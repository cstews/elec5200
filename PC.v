==> flow/design.v <==
`timescale 1ns / 1ps
module PC(
    input clk,
    input reset,
    input [15:0] PCin,
    output reg [15:0] PCout
    );
    initial begin
            PCout <= 16'h0000;
    end
    always @(posedge clk) begin
        if (reset)
            PCout <= 16'h0040;
        else
            PCout <= PCin;
    end
endmodule
Step by step through the tools: PC
Tool output for the design above, in the order of the flow.
Lines are those of the file above, counted from 1.
Library cell names are shortened.
Not given: n/a

inputs
  top module = PC
  clock input = clk
  library = sky130hd
  timing corner = tt_025C_1v80

Elaborated design
Counts by Yosys on the flattened word-level netlist (proc, flatten, opt, wreduce; memories kept). Register bits leave out memories and registers merged into their read ports (data or address); mux counts leave out enables and synchronous resets folded into registers. Print and check cells are left out. Cells with the same type and inputs are merged into one.

storage and ports
  elaborated cells = 1
  bits in registers = 16
  output and inout bits = 16

Depth
Longest topological path by Yosys (ltp), each cell counted once; first at word level (registers and memories cut), then after technology mapping (sequential cells cut; the memories' decode and read muxes count).

depth
  depth after elaboration = 0
  ABC_AREA = 0
  mapped depth = 2

Netlist
Yosys stat after the flow's synthesis: flattened, memories mapped to cells. It holds for the ABC_AREA given above (unset counts as 0); a run with the other value may have another netlist.

cell types
  type     number  total area (µm²)
  dfxtp_1  16      320.307
  nor2b_1  11      68.816
  and2b_1  4       30.029
  buf_6    1       11.261
  or2_1    1       6.256

mapped netlist
  standard cells after synthesis = 33
  cell area after synthesis = 436.7 µm²
  mapped flip-flops = 16

Worst setup path after synthesis
Source: OpenSTA report_checks on the synthesized netlist (no wires, ideal clock, input and output delay 20% of the period each), path of least setup slack; recovery checks are left aside. Register names are those of the netlist, which keeps one name where synthesis merged equal registers.

path post-synthesis
  path type = input to register
  from = input reset
  to = register PCout[6]
  stages on the path = 2
  path slack = 0.134 ns
  setup time = 0.120 ns
  path delay = 0.436 ns
  time at the first pin = 0.143 ns
  clock period = 0.713 ns
  arrival time = 0.459 ns
  input delay = 0.143 ns
  synthesis period reached = 0.579 ns

"path delay" is the arrival time less input delay plus setup time.
"stages on the path" counts driving pins, that of a launching flip-flop among them; a cell with two outputs on the path counts twice.
"synthesis period reached" = period - worst setup slack (recovery checks aside). The figure is calculated, with input and output delays left at 20% of the set period.

between the ends, post-synthesis
  path through = buf_6 or2_1
  cells in the longest elaborated chain = 0
  elaborated cells on any way between the ends = 0

ends and longest elaborated chain, post-synthesis
  item         line  RTL
  from (decl)  4     input reset,
  to (assign)  13    PCout <= 16'h0040;
  to (assign)  15    PCout <= PCin;
  to (decl)    6     output reg [15:0] PCout

Timing after layout
From the final timing report of run A: the path of least setup slack in the routed layout; clock arrival at registers is part of the times.

path after layout
  path type = register to output
  from = register PCout[3]
  to = output PCout[3]
  stages on the path = 2
  clock period = 0.662 ns
  time at the first pin = 0.28 ns
  arrival time = 0.72 ns
  path slack = -0.19 ns

between the ends, after layout
  path through = dfxtp_1 buf_2
  cells in the longest elaborated chain = 0
  elaborated cells on any way between the ends = 0

ends and longest elaborated chain, after layout
  item           line  RTL
  from (decl)    6     output reg [15:0] PCout
  from (assign)  13    PCout <= 16'h0040;
  from (assign)  15    PCout <= PCin;
  to (decl)      6

--- measured runs ---
Record of 2 stored runs of the RTL-to-layout flow on PC, platform sky130hd. The runs are unordered. Constraints: input delay and output delay 20% of the set period each, output load 0.01 pF.
"achieved clock period": clock period set for the run, less the worst setup slack. It is reckoned from that one timing run; input and output delays stay at 20% of the period that was set.
"worst setup path time" is the time allowed to the run's worst setup path (the clock period less input and output delay, where it has them) less its slack. Clock arrival times count: a late capture clock shortens it, a late launch clock lengthens it.
"power" rests on the timing tool's default activity at the inputs, not on a simulated workload.

Run A
==> flow/run.sh <==
#!/bin/bash
# the make line also repeats the synthesis and layout settings of config.mk as NAME=value (left out here)
make -C /OpenROAD-flow-scripts/flow DESIGN_CONFIG=/design/flow/config.mk WORK_HOME=/design/flow/orfs CLKGATE_MAP_FILE= finish
==> flow/config.mk <==
export PLATFORM = sky130hd
export DESIGN_NAME = PC
export DESIGN_NICKNAME = PC
export VERILOG_FILES = /design/flow/design.v
export SDC_FILE = /design/flow/constraint.sdc
export NUM_CORES = 4
export LEC_CHECK = 0
export CAP_MARGIN = 20
export CORE_MARGIN = 2
export CORE_UTILIZATION = 40
export SETUP_SLACK_MARGIN = 0.06
export SLEW_MARGIN = 20
==> flow/constraint.sdc <==
create_clock -name core_clock -period 0.662 [get_ports {clk}]
set_input_delay 0.1324 -clock core_clock [delete_from_list [all_inputs] [get_ports {clk}]]
set_output_delay 0.1324 -clock core_clock [all_outputs]
set_load 0.01 [all_outputs]

==> results of run A <==
chip area after synthesis (Yosys): 436.7 µm²
die area: 1372.0 µm²
standard-cell area of the final layout: 749.5 µm²
utilization: 76.7%
worst setup slack after layout: -0.186 ns
total negative slack: -2.862 ns
worst hold slack: 0.329 ns
power: 0.001872 W
achieved clock period: 0.848 ns
worst setup path time: 0.72 ns
worst setup path kind: register to output

Run B
==> flow/run.sh <==
#!/bin/bash
# the make line also repeats the synthesis and layout settings of config.mk as NAME=value (left out here)
make -C /OpenROAD-flow-scripts/flow DESIGN_CONFIG=/design/flow/config.mk WORK_HOME=/design/flow/orfs CLKGATE_MAP_FILE= finish
==> flow/config.mk <==
export PLATFORM = sky130hd
export DESIGN_NAME = PC
export DESIGN_NICKNAME = PC
export VERILOG_FILES = /design/flow/design.v
export SDC_FILE = /design/flow/constraint.sdc
export NUM_CORES = 4
export LEC_CHECK = 0
export ABC_AREA = 1
export CAP_MARGIN = 20
export CELL_PAD_IN_SITES_DETAIL_PLACEMENT = 0
export CELL_PAD_IN_SITES_GLOBAL_PLACEMENT = 1
export CORE_ASPECT_RATIO = 1.08
export CORE_MARGIN = 10
export CORE_UTILIZATION = 38
export GPL_ROUTABILITY_DRIVEN = 0
export GPL_TIMING_DRIVEN = 0
export PLACE_DENSITY_LB_ADDON = 0.12
export SETUP_SLACK_MARGIN = 0.17
export SLEW_MARGIN = 20
==> flow/constraint.sdc <==
create_clock -name core_clock -period 0.734 [get_ports {clk}]
set_input_delay 0.1468 -clock core_clock [delete_from_list [all_inputs] [get_ports {clk}]]
set_output_delay 0.1468 -clock core_clock [all_outputs]
set_load 0.01 [all_outputs]

==> results of run B <==
chip area after synthesis (Yosys): 478.0 µm²
die area: 3077.3 µm²
standard-cell area of the final layout: 809.5 µm²
utilization: 68.2%
worst setup slack after layout: -0.125 ns
total negative slack: -1.912 ns
worst hold slack: 0.044 ns
power: 0.001726 W
achieved clock period: 0.859 ns
worst setup path time: 0.71 ns
worst setup path kind: register to output
--- end ---
